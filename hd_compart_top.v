==> flow/design.v <==
module HD_SENDER #(parameter DATA_WIDTH = 32) (
    input                       clk         ,
    input                       rst         ,
    input      [DATA_WIDTH-1:0] data_src    ,
    input                       ready       ,
    input                       valid       ,
    output reg                  valid_output,
    output reg                  ready_output,
    output reg [DATA_WIDTH-1:0] data_dest
);
    always @(posedge clk) begin
        if(rst)begin
            valid_output <= 0;
        end
        else begin
            valid_output <= ready_output ? valid : valid_output;
        end
    end
    always @(posedge clk) begin
        if(rst)begin
            data_dest <= 0;
        end
        else begin
            data_dest <= ready_output ? data_src : data_dest;
        end
    end
    always @(*) begin
        ready_output = ready || ~valid_output;
    end
endmodule
module HD_RECEIVER #(parameter DATA_WIDTH = 32) (
    input                       clk         ,
    input                       rst         ,
    input      [DATA_WIDTH-1:0] data_src    ,
    input                       ready       ,
    input                       valid       ,
    output reg                  valid_output,
    output reg                  ready_output,
    output reg [DATA_WIDTH-1:0] data_dest
);
    reg [DATA_WIDTH-1:0] pipe_backup      ;
    reg                  pipe_backup_valid;
    always @(posedge clk) begin
        if(rst)begin
            pipe_backup <= 0;
        end
        else begin
            pipe_backup <= (ready_output && ~ready) ? data_src : pipe_backup;
        end
    end
    always @(posedge clk) begin
        if(rst)begin
            pipe_backup_valid <= 0;
        end
        else begin
            pipe_backup_valid <= ~ready && (ready_output ? valid : pipe_backup_valid);
        end
    end
    always @(*) begin
        data_dest = (pipe_backup_valid ? pipe_backup : data_src) ;
    end
    always @(*) begin
        valid_output = valid || pipe_backup_valid;
    end
    always @(*) begin
        ready_output = ~pipe_backup_valid;
    end
endmodule
module HD_COMPART #(parameter DATA_WIDTH = 32) (
    input                   clk         ,
    input                   rst         ,
    input                   ready       ,
    input                   valid       ,
    input  [DATA_WIDTH-1:0] data_src    ,
    output [DATA_WIDTH-1:0] data_dest   ,
    output                  ready_output,
    output                  valid_output
);
wire [DATA_WIDTH-1:0] pipe_data        ;
wire                  pipe_valid       ;
wire                  pipe_ready       ;
HD_SENDER #(.DATA_WIDTH(DATA_WIDTH)) hd_sender (
    .clk         (clk         ),
    .rst         (rst         ),
    .data_src    (pipe_data   ),
    .ready       (ready       ),
    .valid       (pipe_valid  ),
    .ready_output(pipe_ready  ),
    .valid_output(valid_output),
    .data_dest   (data_dest   )
);
HD_RECEIVER #(.DATA_WIDTH(DATA_WIDTH)) hd_receiver (
    .clk         (clk         ),
    .rst         (rst         ),
    .data_src    (data_src    ),
    .ready       (pipe_ready  ),
    .valid       (valid       ),
    .ready_output(ready_output),
    .valid_output(pipe_valid  ),
    .data_dest   (pipe_data   )
);
endmodule
======== Step by step through the tools: HD_COMPART ========
What the tools print for HD_COMPART, step after step.
Lines are those of the file above, counted from 1.
Cell names lack the library's common part.
The mark n/a stands for no value.
design
  top module .............................. HD_COMPART
  clock input ............................. clk
  cell library ............................ sky130hd
  library corner .......................... tt_025C_1v80

======== After elaboration ========
Counts by Yosys on the flattened word-level netlist (proc, flatten, opt, wreduce; memories kept). Register bits leave out memories and registers merged into their read ports (data or address); mux counts leave out enables and synchronous resets folded into registers. Print and check cells are left out. Cells with the same type and inputs are merged into one.
cells by class
  multiplexer cells ....................... 2
  bitwise gates (word level) .............. 3
  reduce/logical cells .................... 4
operators by type and width
  kind               number
  32-bit 2-to-1 mux  1
  1-bit inverter     3
  1-bit logical AND  2
  1-bit logical OR   2
  1-bit 2-to-1 mux   1
storage and ports
  output and inout bits ................... 34
  register bits ........................... 66
  word-level cells ........................ 13

======== Longest topological paths ========
Longest topological path by Yosys (ltp), each cell counted once; first at word level (registers and memories cut), then after technology mapping (sequential cells cut; the memories' decode and read muxes count).
depth
  depth after elaboration ................. 4
  ABC_AREA ................................ 0
  mapped depth ............................ 5
  gate-level depth less buffers ........... 2

======== After synthesis ========
Yosys stat after the flow's synthesis: flattened, memories mapped to cells. It holds for the ABC_AREA given above (unset counts as 0); a run with the other value may have another netlist.
cell types
  type      number  total area (um^2)
  dfxtp_1   66      1.32E+03
  mux2i_1   64      640.614
  nand2b_1  65      406.64
  a211oi_2  28      350.336
  nor3b_1   32      240.23
  buf_6     6       67.565
  buf_12    3       60.058
  clkbuf_1  11      41.29
  buf_2     7       35.034
  a211oi_1  4       30.029
  buf_4     3       22.522
  nor3b_2   1       12.512
  nor3_2    1       10.01
  a21oi_1   1       5.005
  inv_1     1       3.754
  nor2_1    1       3.754
mapped netlist
  cell count .............................. 294
  flip-flop cells ......................... 66
  cell area after synthesis ............... 0.0032506 mm^2
  buffers ................................. 30
The figures by module come from a second, unflattened synthesis with its own total; it is not the netlist above.
second synthesis, totals
  cell total of the unflattened synthesis .. 335
  area total of the unflattened synthesis .. 0.0032781 mm^2
Rows give one instance, submodules left out.
modules
  module                        times used  sequential area (mm^2)  cells  area (mm^2)
  HD_RECEIVER #(DATA_WIDTH=32)  1           0.0006606               186    0.0017842
  HD_SENDER #(DATA_WIDTH=32)    1           0.0006606               149    0.0014939
  HD_COMPART                    1           0                       0      0

======== Timing after synthesis ========
Source: OpenSTA report_checks on the synthesized netlist (no wires, ideal clock, input and output delay 20% of the period each), path of least setup slack; recovery checks are left aside. Register names are those of the netlist, which keeps one name where synthesis merged equal registers.
timing after synthesis
  path type ............................... flip-flop to flip-flop
  start point ............................. reg hd_sender.valid_output
  end point ............................... reg hd_receiver.pipe_backup[10]
  launch time at the first pin ............ 0.000 ns
  delay of the path ....................... 1.164 ns
  path buffers ............................ 2
  driving pins on the path ................ 5
  arrival ................................. 1.092 ns
  period .................................. 1.1 ns
  slack ................................... -0.063 ns
  library setup time ...................... 0.072 ns
  period reached after synthesis .......... 1.163 ns
"delay of the path" = arrival - input delay + setup time.
"driving pins on the path": output pins that drive a net of the path, with the launching flip-flop's if there is one; two outputs of one cell count as two.
"period reached after synthesis" is the clock period less the worst setup slack; recovery checks do not enter. This is arithmetic on one report: input and output delays are still those of the set period (20% each).
Between the ends stands the longest chain of elaborated cells between them, by number of cells; it is not shown to be the way that was timed. Of several equally long chains one is given.
A line is the first line of the expression or statement that the cell stems from. Yosys adds cells for indexed reads and writes and turns some case tables into memories.
between the ends, after synthesis
  cell sequence ........................... dfxtp_1 -> nor3b_2 -> buf_6 -> buf_12 -> mux2i_1
  length of the longest elaborated chain .. 4
  elaborated cells on any way between the ends .. 4
  classes of those cells .................. 2 x logic; 2 x reduce/logical
ends and longest elaborated chain, after synthesis
  item                line  RTL
  start: declaration  7     output reg                  valid_output,
  start: assignment   13    valid_output <= 0;
  start: assignment   16    valid_output <= ready_output ? valid : valid_output;
  1-bit inverter      28    ready_output = ready || ~valid_output;
  1-bit logical OR    28
  1-bit inverter      48    pipe_backup <= (ready_output && ~ready) ? data_src : pipe_backup;
  1-bit logical AND   48
  end: assignment     45    pipe_backup <= 0;
  end: assignment     48
  end: declaration    41    reg [DATA_WIDTH-1:0] pipe_backup      ;

======== Worst path after layout ========
Path of least setup slack in the final report of record 2 (OpenROAD, finished layout, wires in). Where an end is a register, its clock arrival counts in the times.
timing post-layout
  path type ............................... flip-flop to output port
  start point ............................. reg hd_receiver.pipe_backup_valid
  end point ............................... out ready_output
  period .................................. 1.79 ns
  arrival ................................. 1.27 ns
  slack ................................... 0.16 ns
  path buffers ............................ 1
  external output delay ................... 0.36 ns
  driving pins on the path ................ 3
  launch time at the first pin ............ 0.32 ns
Between the ends stands the longest chain of elaborated cells between them, by number of cells; it is not shown to be the way that was timed. Of several equally long chains one is given.
between the ends, post-layout
  cell sequence ........................... dfxtp_2 -> inv_1 -> clkdlybuf4s50_1
  length of the longest elaborated chain .. 1
  elaborated cells on any way between the ends .. 1
  source lines of those cells ............. 1
  classes of those cells .................. 1 x logic
ends and longest elaborated chain, post-layout
  item                line  RTL
  start: declaration  42    reg                  pipe_backup_valid;
  start: assignment   53    pipe_backup_valid <= 0;
  start: assignment   56    pipe_backup_valid <= ~ready && (ready_output ? valid : pipe_backup_valid);
  1-bit inverter      66    ready_output = ~pipe_backup_valid;
  end: declaration    76    output                  ready_output,

FLOW RESULTS
============

2 stored runs of HD_COMPART in the flow (synthesis by Yosys, layout by OpenROAD, sky130hd cells), in arbitrary order. Constraints: input delay and output delay 20% of the set period each, output load 0.01 pF.
"period reached" is the run's clock period less its worst setup slack. It is reckoned from that one timing run; input and output delays stay at 20% of the period that was set.
"worst setup path time": the worst setup path's part of the clock period (all of it between registers, 20% less for each end at a port) less its slack. A launch clock that arrives late makes it longer, a capture clock that arrives late makes it shorter.
"total power of the final layout" rests on the timing tool's default activity at the inputs, not on a simulated workload.

======== record 1 ========
==> flow/run.sh <==
#!/bin/bash
# the make line also repeats the synthesis and layout settings of config.mk as NAME=value (left out here)
make -C /OpenROAD-flow-scripts/flow DESIGN_CONFIG=/design/flow/config.mk WORK_HOME=/design/flow/orfs CLKGATE_MAP_FILE= finish
==> flow/config.mk <==
export PLATFORM = sky130hd
export DESIGN_NAME = HD_COMPART
export DESIGN_NICKNAME = HD_COMPART
export VERILOG_FILES = /design/flow/design.v
export SDC_FILE = /design/flow/constraint.sdc
export NUM_CORES = 4
export LEC_CHECK = 0
export ABC_AREA = 1
export CAP_MARGIN = 15
export CELL_PAD_IN_SITES_DETAIL_PLACEMENT = 1
export CORE_MARGIN = 8
export CORE_UTILIZATION = 71
export CTS_CLUSTER_DIAMETER = 166
export CTS_CLUSTER_SIZE = 63
export MAX_ROUTING_LAYER = met4
export SETUP_SLACK_MARGIN = -0.02
export SLEW_MARGIN = 5
==> flow/constraint.sdc <==
create_clock -name core_clock -period 2.18 [get_ports {clk}]
set_input_delay 0.4360 -clock core_clock [delete_from_list [all_inputs] [get_ports {clk}]]
set_output_delay 0.4360 -clock core_clock [all_outputs]
set_load 0.01 [all_outputs]

-------- record 1 --------
  no results, placement failed with DPL-0033

======== record 2 ========
==> flow/run.sh <==
#!/bin/bash
# the make line also repeats the synthesis and layout settings of config.mk as NAME=value (left out here)
make -C /OpenROAD-flow-scripts/flow DESIGN_CONFIG=/design/flow/config.mk WORK_HOME=/design/flow/orfs CLKGATE_MAP_FILE= finish
==> flow/config.mk <==
export PLATFORM = sky130hd
export DESIGN_NAME = HD_COMPART
export DESIGN_NICKNAME = HD_COMPART
export VERILOG_FILES = /design/flow/design.v
export SDC_FILE = /design/flow/constraint.sdc
export NUM_CORES = 4
export LEC_CHECK = 0
export CAP_MARGIN = 5
export CELL_PAD_IN_SITES_GLOBAL_PLACEMENT = 2
export CORE_MARGIN = 3
export CORE_UTILIZATION = 45
export CTS_CLUSTER_SIZE = 100
export MAX_ROUTING_LAYER = met4
export PLACE_DENSITY_LB_ADDON = 0.07
export SETUP_SLACK_MARGIN = -0.11
export SLEW_MARGIN = 35
==> flow/constraint.sdc <==
create_clock -name core_clock -period 1.79 [get_ports {clk}]
set_input_delay 0.3580 -clock core_clock [delete_from_list [all_inputs] [get_ports {clk}]]
set_output_delay 0.3580 -clock core_clock [all_outputs]
set_load 0.01 [all_outputs]

-------- measured, record 2 --------
  worst setup path time ................... 1.27 ns
  worst path kind ......................... flip-flop to output port
  total power of the final layout ......... 3377 uW
  Yosys chip area after synthesis ......... 0.0032506 mm^2
  final utilization ....................... 60.6%
  worst slack on setup checks ............. 0.161 ns
  worst hold slack after layout ........... 0.470 ns
  die footprint ........................... 0.0082792 mm^2
  period reached .......................... 1.629 ns
  total negative setup slack .............. 0.000 ns
  standard-cell area after routing ........ 0.004184 mm^2
