==> flow/design.v <==
module HD #(parameter DATA_WIDTH = 32) (
    input                       clk         ,
    input                       rst         ,
    input                       ready       ,
    input                       valid       ,
    input      [DATA_WIDTH-1:0] data_src    ,
    output reg [DATA_WIDTH-1:0] data_dest   ,
    output reg                  ready_output,
    output reg                  valid_output
);
    reg [DATA_WIDTH-1:0] pipe_data        ;
    reg [DATA_WIDTH-1:0] pipe_backup      ;
    reg                  pipe_valid       ;
    reg                  pipe_backup_valid;
    always @(posedge clk) begin
        if(rst)begin
            pipe_valid <= 0;
        end
        else begin
            pipe_valid <= ready_output ? valid : pipe_valid;
        end
    end
    always @(posedge clk) begin
        if(rst)begin
            pipe_data <= 0;
        end
        else begin
            pipe_data <= ready_output ? data_src : pipe_data;
        end
    end
    always @(posedge clk) begin
        if(rst)begin
            pipe_backup <= 0;
        end
        else begin
            pipe_backup <= (ready_output && ~ready) ? pipe_data : pipe_backup;
        end
    end
    always @(posedge clk) begin
        if(rst)begin
            pipe_backup_valid <= 0;
        end
        else begin
            pipe_backup_valid <= ~ready && (ready_output ? pipe_valid : pipe_backup_valid);
        end
    end
    always @(*) begin
        valid_output = pipe_valid || pipe_backup_valid;
    end
    always @(*) begin
        ready_output = ~pipe_backup_valid;
    end
    always @(*) begin
        data_dest = (pipe_backup_valid ? pipe_backup : pipe_data) ;
    end
endmodule
-- Reports on HD
Tool output for the design above, in the order of the flow.
Line numbers count from 1 in the design file above.
A cell with - has no value.
- design top: HD
- clock port: clk
- standard-cell library: sky130hd
- library corner: tt_025C_1v80

-- Word-level counts
Source: Yosys, flattened and elaborated, memories not mapped. Widths are those after wreduce; folded enables and synchronous resets count as part of the registers. Registers that Yosys merges into a memory's read port (data or address) are not register bits. Print and check cells do not count. Equal cells are merged and count once.
- register bits after elaboration at 66
- noted input port bits: 36
- mux-type cells at 2
- bitwise operators: 2
- reductions and logical operators: 3
- operators by type and width (operator ; count):
    32-bit 2-to-1 mux ; 1
    1-bit logical AND ; 2
    1-bit inverter ; 2
    1-bit logical OR ; 1
    1-bit 2-to-1 mux ; 1

-- Logic depth
Depth = most cells in a row (Yosys ltp): at word level without a register or memory, in the mapped netlist without a sequential cell, where the memories' decode and read muxes count.
- word-level depth: 2
- ABC_AREA: 0
- depth in mapped cells: 4

-- Synthesis result
Yosys stat after the flow's synthesis: flattened, memories mapped to cells. It holds for the ABC_AREA given above (unset counts as 0); a run with the other value may have another netlist.
- noted cells in the netlist: 291
- synthesis area at 2947.8 sq um
- flip-flops: 66
- buffers: 28
- cell types (type ; count):
    sky130_fd_sc_hd__dfxtp_1 ; 66
    sky130_fd_sc_hd__mux2_2 ; 32
    sky130_fd_sc_hd__mux2i_1 ; 33
    sky130_fd_sc_hd__or3b_1 ; 32
    sky130_fd_sc_hd__a21oi_1 ; 32
    sky130_fd_sc_hd__nor2_1 ; 33
    sky130_fd_sc_hd__o21ai_0 ; 23
    sky130_fd_sc_hd__buf_6 ; 9
    sky130_fd_sc_hd__o21ai_1 ; 9
    sky130_fd_sc_hd__buf_4 ; 4
    sky130_fd_sc_hd__clkbuf_1 ; 6
    sky130_fd_sc_hd__buf_2 ; 4
    sky130_fd_sc_hd__buf_1 ; 4
    sky130_fd_sc_hd__nor3b_1 ; 1
    sky130_fd_sc_hd__or2_2 ; 1
    sky130_fd_sc_hd__clkbuf_2 ; 1
    sky130_fd_sc_hd__inv_1 ; 1

-- Timing after synthesis
OpenSTA on the mapped netlist: ideal clock, no wires. The path of least setup slack (recovery checks aside). Input and output delay are each 20% of the period. Register names are those of the netlist, which keeps one name where synthesis merged equal registers.
- path kind: register to output
- start: register pipe_backup_valid
- end: output data_dest[10]
- period at 1.98 ns
- external output delay at 0.396 ns
- noted data arrival time: 1.059 ns
- slack at 0.525 ns
- path delay at 1.059 ns
- stages on the path: 4
- buffers on the path: 2
- noted period reached after synthesis: 1.455 ns
"path delay" = arrival - input delay + setup time.
A path that ends at an output port has no setup time.
"stages on the path" counts driving pins, that of a launching flip-flop among them; a cell with two outputs on the path counts twice.
"period reached after synthesis" is the clock period less the worst setup slack; recovery checks do not enter. This is arithmetic on one report: input and output delays are still those of the set period (20% each).
Between the ends stands the longest chain of elaborated cells between them, by number of cells; it is not shown to be the way that was timed. Of several equally long chains one is given.
Each line given opens the expression or statement behind the cell; cells for indexed reads and writes are added by Yosys, which also makes memories of some case tables.
- cells stage by stage: sky130_fd_sc_hd__dfxtp_1 sky130_fd_sc_hd__buf_6 sky130_fd_sc_hd__buf_4 sky130_fd_sc_hd__mux2_2
- noted cells in the longest elaborated chain: 1
- ends and longest elaborated chain, post-synthesis (item ; line ; RTL):
    from (decl) ; 14 ; reg                  pipe_backup_valid;
    from (assign) ; 41 ; pipe_backup_valid <= 0;
    from (assign) ; 44 ; pipe_backup_valid <= ~ready && (ready_output ? pipe_valid : pipe_backup_valid);
    32-bit 2-to-1 mux ; 54 ; data_dest = (pipe_backup_valid ? pipe_backup : pipe_data) ;
    to (decl) ; 7 ; output reg [DATA_WIDTH-1:0] data_dest   ,

-- Timing after layout
From the final timing report of job 2: the path of least setup slack in the routed layout; clock arrival at registers is part of the times.
- path kind: register to output
- start: register pipe_backup_valid
- end: output data_dest[24]
- period at 2.13 ns
- external output delay at 0.43 ns
- noted data arrival time: 1.64 ns
- slack at 0.06 ns
- stages on the path: 5
- buffers on the path: 3
Between the ends stands the longest chain of elaborated cells between them, by number of cells; it is not shown to be the way that was timed. Of several equally long chains one is given.
- cells stage by stage: sky130_fd_sc_hd__dfxtp_4 sky130_fd_sc_hd__buf_12 sky130_fd_sc_hd__buf_4 sky130_fd_sc_hd__mux2_2 sky130_fd_sc_hd__dlygate4sd2_1
- noted cells in the longest elaborated chain: 1
- ends and longest elaborated chain, post-layout (item ; line ; RTL):
    from (decl) ; 14 ; reg                  pipe_backup_valid;
    from (assign) ; 41 ; pipe_backup_valid <= 0;
    from (assign) ; 44 ; pipe_backup_valid <= ~ready && (ready_output ? pipe_valid : pipe_backup_valid);
    32-bit 2-to-1 mux ; 54 ; data_dest = (pipe_backup_valid ? pipe_backup : pipe_data) ;
    to (decl) ; 7 ; output reg [DATA_WIDTH-1:0] data_dest   ,

Record of 2 stored runs of the RTL-to-layout flow on HD, platform sky130hd. The runs are unordered. Constraints: input delay and output delay 20% of the set period each, output load 0.01 pF.
"reached clock period" is the run's clock period less its worst setup slack. It is reckoned from that one timing run; input and output delays stay at 20% of the period that was set.
"power consumption" rests on the timing tool's default activity at the inputs, not on a simulated workload.

Job 1

==> flow/run.sh <==
#!/bin/bash
# the make line also repeats the synthesis and layout settings of config.mk as NAME=value (left out here)
make -C /OpenROAD-flow-scripts/flow DESIGN_CONFIG=/design/flow/config.mk WORK_HOME=/design/flow/orfs CLKGATE_MAP_FILE= finish
==> flow/config.mk <==
export PLATFORM = sky130hd
export DESIGN_NAME = HD
export DESIGN_NICKNAME = HD
export VERILOG_FILES = /design/flow/design.v
export SDC_FILE = /design/flow/constraint.sdc
export NUM_CORES = 4
export LEC_CHECK = 0
export ABC_AREA = 0
export CAP_MARGIN = 20
export CORE_MARGIN = 9
export CORE_UTILIZATION = 68
export MIN_ROUTING_LAYER = met2
export PLACE_DENSITY_LB_ADDON = 0.27
export SETUP_SLACK_MARGIN = -0.07
export SLEW_MARGIN = 20
==> flow/constraint.sdc <==
create_clock -name core_clock -period 0.866 [get_ports {clk}]
set_input_delay 0.1732 -clock core_clock [delete_from_list [all_inputs] [get_ports {clk}]]
set_output_delay 0.1732 -clock core_clock [all_outputs]
set_load 0.01 [all_outputs]

Job 1: no final report: placement broke off with DPL-0033.

Job 2

==> flow/run.sh <==
#!/bin/bash
# the make line also repeats the synthesis and layout settings of config.mk as NAME=value (left out here)
make -C /OpenROAD-flow-scripts/flow DESIGN_CONFIG=/design/flow/config.mk WORK_HOME=/design/flow/orfs CLKGATE_MAP_FILE= finish
==> flow/config.mk <==
export PLATFORM = sky130hd
export DESIGN_NAME = HD
export DESIGN_NICKNAME = HD
export VERILOG_FILES = /design/flow/design.v
export SDC_FILE = /design/flow/constraint.sdc
export NUM_CORES = 4
export LEC_CHECK = 0
export CAP_MARGIN = 20
export CELL_PAD_IN_SITES_GLOBAL_PLACEMENT = 1
export CORE_ASPECT_RATIO = 1.19
export CORE_MARGIN = 8
export CORE_UTILIZATION = 22
export CTS_CLUSTER_SIZE = 16
export GPL_TIMING_DRIVEN = 1
export MAX_ROUTING_LAYER = met4
export MIN_ROUTING_LAYER = met2
export PLACE_DENSITY_LB_ADDON = 0.0
export SLEW_MARGIN = 20
export TNS_END_PERCENT = 60
==> flow/constraint.sdc <==
create_clock -name core_clock -period 2.13 [get_ports {clk}]
set_input_delay 0.4260 -clock core_clock [delete_from_list [all_inputs] [get_ports {clk}]]
set_output_delay 0.4260 -clock core_clock [all_outputs]
set_load 0.01 [all_outputs]

Measured in job 2:
- reached clock period at 2.071 ns
- summed negative setup slack: 0.000 ns
- setup slack of the worst path: 0.059 ns
- power consumption: 3254 uW
- standard-cell area after routing: 4221.6 sq um
- area inside the die boundary at 17373.2 sq um
- Yosys chip area after synthesis: 2947.8 sq um
